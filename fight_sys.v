==> flow/design.v <==
module fight_sys(state1,state2,clk,rst,point1_1,point1_0,point2_1,point2_0,win );
	input [1:0] state1,state2;
	input clk,rst;
	output reg[3:0] point1_1,point1_0,point2_1,point2_0;
	output reg win;
	parameter inipoint1 = 10;
	parameter inipoint2 = 10;
	initial begin
		point1_1 <= 0;
		point1_0 <= 0;
		point2_1 <= 0;
		point2_0 <= 0;
		point1 <= inipoint1;
		point2 <= inipoint2;
		win <= 0;
	end
	reg st1_buf1,st1_buf2;
	reg ph_access1;
	always @(posedge clk) begin
			st1_buf1 <= state1;
			st1_buf2 <= st1_buf1;
			if(st1_buf1 == st1_buf2) ph_access1 <= 1'b0;
			else begin
				if(state1 == 2'b11) ph_access1 <= 1'b1;
			end
	end
	reg st2_buf1,st2_buf2;
	reg ph_access2;
	always @(posedge clk) begin
			st2_buf1 <= state2;
			st2_buf2 <= st2_buf1;
			if(st2_buf1 == st2_buf2) ph_access2 <= 1'b0;
			else begin
				if(state2 == 2'b11) ph_access2 <= 1'b1;
			end
	end
	reg [4:0] point1,point2;
	always @(posedge clk or negedge rst) begin
		if(~rst) begin
			point1 <= inipoint1;
			point2 <= inipoint2;
			win <= 0;
		end
		else if(win)win <= win;
		else if(ph_access1)begin
			case (state2)
				2'b00: begin
					if(point2 > 5'd2) begin
						point2 <= point2 - 5'd2;
						point1 <= point1 + 5'd2;
					end
					else begin
						win <= 1'b1;
						point2 <= 0;
						point1 <= 5'd20;
					end
				end
				2'b01: begin
					if(point2 > 5'd1) begin
						point2 <= point2 - 5'd1;
						point1 <= point1 + 5'd1;
					end
					else begin
						win <= 1'b1;
						point2 <= 0;
						point1 <= 5'd20;
					end
				end
				2'b10,2'b11: begin
					if(point2 > 5'd3) begin
						point2 <= point2 - 5'd3;
						point1 <= point1 + 5'd3;
					end
					else begin
						win <= 1'b1;
						point2 <= 0;
						point1 <= 5'd20;
					end
				end
				2'b11: begin
					if(point2 > 5'd3) begin
						point2 <= point2 - 5'd3;
						point1 <= point1 + 5'd3;
					end
					else begin
						win <= 1'b1;
						point2 <= 0;
						point1 <= 5'd20;
					end
				end
				default: begin
					point1 <= point1;
					point2 <= point2;
				end
			endcase
		end
		else if(ph_access2) begin
			case (state1)
				2'b00: begin
					if(point1 > 5'd2) begin
						point1 <= point1 - 5'd2;
						point2 <= point2 + 5'd2;
					end
					else begin
						win <= 1'b1;
						point1 <= 0;
						point2 <= 5'd20;
					end
				end
				2'b10,2'b11: begin
					if(point1 > 5'd3) begin
						point1 <= point1 - 5'd3;
						point2 <= point2 + 5'd3;
					end
					else begin
						win <= 1'b1;
						point1 <= 0;
						point2 <= 5'd20;
					end
				end
				2'b01: begin
					if(point1 > 5'd1) begin
						point1 <= point1 - 5'd1;
						point2 <= point2 + 5'd1;
					end
					else begin
						win <= 1'b1;
						point1 <= 0;
						point2 <= 5'd20;
					end
				end
				default: begin
					point1 <= point1;
					point2 <= point2;
				end
			endcase
		end
		else point1 <= point1;
	end
	always @(clk) begin
		if(point1 == 5'd20) begin
			point1_1 <= 4'b0010;
			point1_0 <= 0;
		end
		else if (point1 > 5'd10)begin
			point1_1 <= 4'd1;
			point1_0 <= point1[3:0] + 4'd6;
		end
		else if(point1 == 5'd10) begin
			point1_1 <= 4'd1;
			point1_0 <= 0;
		end
		else begin
			point1_1 <= 0;
			point1_0 <= point1[3:0];
		end
		if(point2 == 5'd20) begin
			point2_1 <= 4'd2;
			point2_0 <= 0;
		end
		else if (point2 > 5'd10)begin
			point2_1 <= 4'd1;
			point2_0 <= point2[3:0] + 4'd6;
		end
		else if(point2 == 5'd10) begin
			point2_1 <= 4'd1;
			point2_0 <= 0;
		end
		else begin
			point2_1 <= 0;
			point2_0 <= point2[3:0];
		end
	end
endmodule
# Reports on fight_sys
# The steps from the RTL of fight_sys to its reports follow in flow order.
# Lines are those of the file above, counted from 1.
# Cell names lack the library's common part.
# A cell with - has no value.
# inputs
top_module,fight_sys
clk_port,clk
cell_library,sky130hd
lib_corner,tt_025C_1v80

# Elaborated design
# Source: Yosys, flattened and elaborated, memories not mapped. Widths are those after wreduce. Registers that Yosys merges into a memory's read port (data or address) are not register bits. Print and check cells do not count. Equal cells are merged and count once.
# classes
add_sub_neg,14
cmp,8
equal,12
mux,43
n_logic,1
reduce_logical,6
# ops
cell,count
2-to-1 mux 5 bit,16
parallel mux 5 bit (select 3 bit),4
2-to-1 mux 4 bit,6
adder 5 x 2 -> 5 bit (second input constant),4
subtractor 5 x 2 -> 5 bit (second input constant),4
greater-than comparator 5 x 2 -> 1 bit (second input constant),4
2-to-1 mux 1 bit,13
adder 5 x 1 -> 5 bit (second input constant),2
subtractor 5 x 1 -> 5 bit (second input constant),2
greater-than comparator 5 x 1 -> 1 bit (second input constant),2
greater-than comparator 5 x 4 -> 1 bit (second input constant),2
== test 5 x 4 -> 1 bit (second input constant),2
== test 5 bit (second input constant),2
== test 2 bit (second input constant),4
adder 4 x 3 -> 4 bit (second input constant),2
parallel mux 1 bit (select 3 bit),2
== test 2 x 1 -> 1 bit (second input constant),2
zero test 2 bit,2
OR reduction 2 bit,2
2-to-1 mux 2 bit,2
== test 1 bit,2
AND reduction 2 bit,1
nonzero test 2 bit,1
inverter 1 bit,1
# bits
ff_bits,17
inputBits,6
output_inout_bits,17
word_cells,93

# Depth
# Yosys ltp: most cells in a row. Word level: on the elaborated netlist, between registers, memories and ports. Mapped: between sequential cells and ports; inverters and the memories' decode and read muxes count.
# logic_depth
ltp_word,6
ABC_AREA,0
mapped_depth,9
depth_no_buf,8

# Netlist
# Yosys stat after the flow's synthesis: flattened, memories mapped to cells. It holds for the ABC_AREA given above (unset counts as 0); a run with the other value may have another netlist.
# Totals and module areas in this step are rounded.
# types
type,count,type_area_um2
ha_1,19,237.728
dfrtp_1,7,175.168
a21oi_1,34,170.163
nor2_1,37,138.883
dfxtp_1,6,120.115
dfstp_2,4,105.101
nand2_1,25,93.84
o21ai_0,17,85.082
clkbuf_8,6,82.579
xnor2_1,9,78.826
inv_1,15,56.304
nand3_1,9,45.043
nor3_1,9,45.043
o211ai_1,6,45.043
buf_2,8,40.038
mux2i_1,4,40.038
a211oi_1,5,37.536
buf_4,5,37.536
# Other cell types: 44; their cells: 76.
# mapped
mapped_cells,301
yosys_area_um2,2230
seq_area_um2,400
flip_flops,17
buf_cells,25

# Path before layout
# Path of least setup slack by OpenSTA after synthesis, without wires, with an ideal clock, recovery checks aside; 20% of the period is set as input and as output delay. Where synthesis merged equal registers, the netlist keeps one of their names.
# synth_path
path_kind,register to register
startpoint,reg point2[1]
endpoint,reg point2[2]
clock_period_ps,2610
t_first_pin_ps,0
arrival_ps,2303
required_ps,2545
setup_slack_ps,242
delay_ps,2368
stages,10
path_buffers,1
synth_period_reached_ps,2368
# "delay_ps" = arrival - input delay + setup time.
# "stages" counts driving pins, that of a launching flip-flop among them; a cell with two outputs on the path counts twice.
# "synth_period_reached_ps" is the clock period less the worst setup slack; recovery checks do not enter. This is arithmetic on one report: input and output delays are still those of the set period (20% each).
# The rows between start and end are the longest chain of elaborated cells between them; the timing report does not say that the signal goes this way. Where chains are equally long, one stands for them.
# A line is the first line of the expression or statement that the cell stems from. Yosys adds cells for indexed reads and writes and turns some case tables into memories.
# A register here has more assigning lines than the two given.
# synth_between
cell_sequence,dfstp_2 clkbuf_1 inv_1 ha_1 a21boi_2 a21oi_2 o21ai_0 o211a_1 o221ai_1 o221a_2
elab_chain_len,5
cells_between,19
classes_between,add/sub (6); compare (3); mux (10)
# synth_rtl
element,line_no,rtl
"start, declared",37,"reg [4:0] point1,point2;"
"start, assigned",41,point2 <= inipoint2;
"start, assigned",49,point2 <= point2 - 5'd2;
adder 5 x 1 -> 5 bit,124,point2 <= point2 + 5'd1;
2-to-1 mux 5 bit,122,if(point1 > 5'd1) begin
parallel mux 5 bit (select 3 bit),98,case (state1)
2-to-1 mux 5 bit,97,else if(ph_access2) begin
2-to-1 mux 5 bit,45,else if(ph_access1)begin
"end, assigned",41,
"end, assigned",49,
"end, declared",37,

# Path in the finished layout
# Path of least setup slack in the final report of stored run 1 (OpenROAD, finished layout, wires in). Where an end is a register, its clock arrival counts in the times.
# The path's times are printed in steps of 10 ps; the period is the one set.
# layout_path
path_kind,register to output
startpoint,reg point2[0]
endpoint,out point2_1[1]
clock_period_ps,2690
output_delay_ps,540
t_first_pin_ps,260
arrival_ps,1980
required_ps,2150
setup_slack_ps,170
stages,6
path_buffers,1
# The rows between start and end are the longest chain of elaborated cells between them; the timing report does not say that the signal goes this way. Where chains are equally long, one stands for them.
# A register here has more assigning lines than the two given.
# layout_between
cell_sequence,dfrtp_1 inv_1 ha_1 inv_1 nor3_2 clkdlybuf4s50_1
elab_chain_len,2
cells_between,2
lines_between,1
classes_between,eq/ne (1); mux (1)
# layout_rtl
element,line_no,rtl
"start, declared",37,"reg [4:0] point1,point2;"
"start, assigned",41,point2 <= inipoint2;
"start, assigned",49,point2 <= point2 - 5'd2;
== test 5 bit,157,if(point2 == 5'd20) begin
2-to-1 mux 2 bit,157,
"end, declared",4,"output reg[3:0] point1_1,point1_0,point2_1,point2_0;"

# Below are 2 stored runs of the flow (Yosys, OpenROAD; platform sky130hd) on fight_sys, each with its settings and what was measured, unordered. Constraints: input delay and output delay 20% of the set period each, output load 0.01 pF.
# "achieved_period_ps" = clock period - worst setup slack. The figure is calculated, with input and output delays left at 20% of the set period.
# "worst_setup_path_time_ps": the worst setup path's part of the clock period (all of it between registers, 20% less for each end at a port) less its slack. A launch clock that arrives late makes it longer, a capture clock that arrives late makes it shorter.
# By "design_power_mw" is meant OpenSTA's value without simulated activity: inputs other than the clock are taken to toggle once in ten clock periods, and the tool carries that through the logic.
# "worst_setup_path_time_ps" is given in steps of 10 ps.
# The measured numbers are rounded.
# A setting shown as - is not set for that run.
run,period_ns,CORE_UTILIZATION,CAP_MARGIN,CORE_MARGIN,SLEW_MARGIN,SETUP_SLACK_MARGIN,PLACE_DENSITY,CORE_ASPECT_RATIO,TNS_END_PERCENT,GPL_ROUTABILITY_DRIVEN,CTS_CLUSTER_SIZE,CTS_CLUSTER_DIAMETER,MAX_ROUTING_LAYER,worst_setup_path_time_ps,worst_path_kind,die_footprint_um2,design_power_mw,fin_tns_ps,final_util_frac,yosys_chip_area_um2,post_route_stdcell_area_um2,ws_setup_ps,achieved_period_ps
stored run 1,2.69,33,20,2,20,-,-,-,-,-,-,-,-,1980,register to output,7440,2.77,0,0.399,2230,2580,172,2518
stored run 2,4.38,44,20,2,15,-0.07,0.74,0.58,40,0,92,151,met4,2750,register to output,5680,1.67,0,0.493,2230,2370,759,3621
