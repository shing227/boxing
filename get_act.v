==> flow/design.v <==
module get_act(in,out1,out2,clk,rst);
	input [7:0] in;
	output reg[1:0] out1;
	output reg[1:0] out2;
	input rst;
	input clk;
	reg [7:0] bufin1;
	reg [7:0] bufin2;
	reg access;
	parameter opt_freq = 50_000; 
	reg [20:0] num;
	reg [3:0] tmp;
	reg break;
	initial begin
		num <= opt_freq;
		tmp <= 0;
		out1 <= 0;
		out2 <= 0;
		break <= 0;
	end
	always @(negedge clk) begin
		bufin1 <= in;
		bufin2 <= bufin1;
		if(bufin1 == bufin2) access <= 1'b0;
		else access <= 1'b1;
	end
	always @(posedge clk) begin
		if(~rst)  begin
			break <= 0;
			tmp <= 0;
		end
		else begin
			if(access) begin
				if(break) begin
					case (in)					  	
					8'h1c: begin
							tmp[3] <= 1'b0;	 
							break <= 1'b0;
						end
					8'h1b: begin
							tmp[2] <= 1'b0;	 
							break <= 1'b0;
						end
					8'h3b: begin
							tmp[1] <= 1'b0;	 
							break <= 1'b0;
						end
					8'h42: begin
							tmp[0] <= 1'b0;	 
							break <= 1'b0;
						end
					8'h00: begin
							tmp <= tmp;
						end
					default: begin
							tmp <= tmp;
							break <= 1'b1;
						end
					endcase
				end
				else begin
					case (in)					  	
						8'h1c: tmp[3] <= 1'b1; 
						8'h1b: tmp[2] <= 1'b1; 
						8'h3b: tmp[1] <= 1'b1; 
						8'h42: tmp[0] <= 1'b1; 
						8'hf0: break <= 1'b1;
						default:	tmp <= tmp;
					endcase
				end
			end
			else tmp <= tmp;
		end
	end
	always @(posedge clk) begin
		if(~rst)  begin
				num <= opt_freq;
				out1 <= 0;
				out2 <= 0;
			end
		else if(num == 0) begin
				out1[1] <= tmp[3];
				out1[0] <= tmp[2];
				out2[1] <= tmp[1];
				out2[0] <= tmp[0];
				num <= opt_freq;
			end
		else begin
				num <= num - 1;
		end
	end
endmodule
* Tool chain data of get_act
What the tools print for get_act, step after step.
Lines are those of the file above, counted from 1.
Library cell names are shortened.
A cell with -- has no value.
- Top :: get_act
- Clock port :: clk
- Library :: sky130hd
- Library corner :: tt_025C_1v80

* Word level
Source: Yosys, flattened and elaborated, memories not mapped. Widths are those after wreduce. Registers that Yosys merges into a memory's read port (data or address) are not register bits. Print and check cells do not count. Equal cells are merged and count once.
- Add/sub/neg operators :: 1
- Eq/ne operators :: 6
- Muxes and demuxes :: 16
- Bitwise gates (word level) :: 1
- Reductions and logical operators :: 7
** Operators with widths (number)
- 21-bit by 1-bit subtractor with 21-bit output (second input constant) :: 1
- 21-bit logical NOT :: 1
- 8-bit by 5-bit == test with 1-bit output (second input constant) :: 2
- 1-bit two-way mux :: 16
- 2-bit AND reduction :: 4
- 8-bit by 6-bit == test with 1-bit output (second input constant) :: 1
- 8-bit by 7-bit == test with 1-bit output (second input constant) :: 1
- 8-bit == test :: 1
- 8-bit == test (second input constant) :: 1
- 4-bit OR reduction :: 1
- 2-bit OR reduction :: 1
- 1-bit NOT :: 1
- Bits in registers :: 47
- Input bits :: 10

* Longest topological paths
Depth = most cells in a row (Yosys ltp): at word level without a register or memory, in the mapped netlist without a sequential cell, where the memories' decode and read muxes count.
- Word-level depth :: 4
- ABC_AREA :: 0
- Depth in mapped cells :: 8
- Gate-level depth less buffers :: 6

* Synthesis result
Source: synth_stat.txt of the flow (Yosys; design flattened, memories mapped). It holds for the ABC_AREA given above (unset counts as 0); a run with the other value may have another netlist.
** Cells by type (number)
- dfxtp_1 :: 47
- xnor2_1 :: 9
- xor2_1 :: 9
- nor2_1 :: 16
- nand2_1 :: 14
- mux2i_1 :: 5
- or4_1 :: 6
- nor4_1 :: 7
- or3_1 :: 6
- nor4b_1 :: 4
- nand2b_1 :: 5
- nand4_1 :: 5
- a21oi_1 :: 6
- clkbuf_1 :: 7
- or2_2 :: 4
- o31ai_1 :: 3
- a31o_2 :: 2
- and3b_1 :: 2
Not listed: further types 19, cells in them 30.
- Cells in the netlist :: 187
- Chip area (Yosys) :: 0.0018192 mm^2
- Sequential area :: 0.0009409 mm^2
- Mapped flip-flops :: 47
- Buffers :: 10

Lab notebook: get_act

Design get_act on sky130hd. What follows are 2 stored runs of the flow, each under its own settings; their order means nothing. The constraints put input and output delay at 20% of the set period each and load the outputs with 0.01 pF.
By "clock period achieved" is meant the clock period of the run minus its worst setup slack. This is arithmetic on one report: input and output delays are still those of the set period (20% each).
"critical path time" = time allowed to the worst setup path (clock period - input delay - output delay, where it has them) - its slack; a late launch clock adds to it, a late capture clock takes from it.
By "total power after layout" is meant OpenSTA's value without simulated activity: inputs other than the clock are taken to toggle once in ten clock periods, and the tool carries that through the logic.

* Flow run 1
** Files
==> flow/run.sh <==
#!/bin/bash
# the make line also repeats the synthesis and layout settings of config.mk as NAME=value (left out here)
make -C /OpenROAD-flow-scripts/flow DESIGN_CONFIG=/design/flow/config.mk WORK_HOME=/design/flow/orfs CLKGATE_MAP_FILE= finish
==> flow/config.mk <==
export PLATFORM = sky130hd
export DESIGN_NAME = get_act
export DESIGN_NICKNAME = get_act
export VERILOG_FILES = /design/flow/design.v
export SDC_FILE = /design/flow/constraint.sdc
export NUM_CORES = 4
export LEC_CHECK = 0
export ABC_AREA = 0
export CAP_MARGIN = 20
export CORE_ASPECT_RATIO = 1.65
export CORE_MARGIN = 2
export CORE_UTILIZATION = 34
export CTS_CLUSTER_SIZE = 27
export PLACE_DENSITY = 0.89
export SETUP_SLACK_MARGIN = -0.12
export SLEW_MARGIN = 40
==> flow/constraint.sdc <==
create_clock -name core_clock -period 1.39 [get_ports {clk}]
set_input_delay 0.2780 -clock core_clock [delete_from_list [all_inputs] [get_ports {clk}]]
set_output_delay 0.2780 -clock core_clock [all_outputs]
set_load 0.01 [all_outputs]
** Results
- Lowest setup slack :: -0.773 ns
- Total power after layout :: 0.002921 W
- Worst hold slack :: 0.363 ns
- Yosys chip area after synthesis :: 0.0018192 mm^2
- Clock period achieved :: 2.163 ns
- Critical path time :: 2.16 ns
- Worst setup path type :: register -> register
- Area of the standard cells in the finished layout :: 0.0027289 mm^2
- Die area :: 0.0059702 mm^2
- Setup TNS :: -18.163 ns
- Post-route utilization :: 52.2 %

* Flow run 2
** Files
==> flow/run.sh <==
#!/bin/bash
# the make line also repeats the synthesis and layout settings of config.mk as NAME=value (left out here)
make -C /OpenROAD-flow-scripts/flow DESIGN_CONFIG=/design/flow/config.mk WORK_HOME=/design/flow/orfs CLKGATE_MAP_FILE= finish
==> flow/config.mk <==
export PLATFORM = sky130hd
export DESIGN_NAME = get_act
export DESIGN_NICKNAME = get_act
export VERILOG_FILES = /design/flow/design.v
export SDC_FILE = /design/flow/constraint.sdc
export NUM_CORES = 4
export LEC_CHECK = 0
export CAP_MARGIN = 10
export CELL_PAD_IN_SITES_DETAIL_PLACEMENT = 0
export CORE_MARGIN = 2
export CORE_UTILIZATION = 41
export CTS_CLUSTER_DIAMETER = 293
export CTS_CLUSTER_SIZE = 41
export GPL_ROUTABILITY_DRIVEN = 0
export GPL_TIMING_DRIVEN = 1
export HOLD_SLACK_MARGIN = 0.09
export MIN_ROUTING_LAYER = met1
export PLACE_DENSITY = 0.83
export SETUP_SLACK_MARGIN = 0.78
export SLEW_MARGIN = 20
==> flow/constraint.sdc <==
create_clock -name core_clock -period 3.79 [get_ports {clk}]
set_input_delay 0.7580 -clock core_clock [delete_from_list [all_inputs] [get_ports {clk}]]
set_output_delay 0.7580 -clock core_clock [all_outputs]
set_load 0.01 [all_outputs]
** Results
- Lowest setup slack :: 0.840 ns
- Total power after layout :: 0.0009923 W
- Worst hold slack :: 0.364 ns
- Yosys chip area after synthesis :: 0.0018192 mm^2
- Area of the standard cells in the finished layout :: 0.0021571 mm^2
- Die area :: 0.0049858 mm^2
- Setup TNS :: 0.000 ns
- Post-route utilization :: 49.9 %
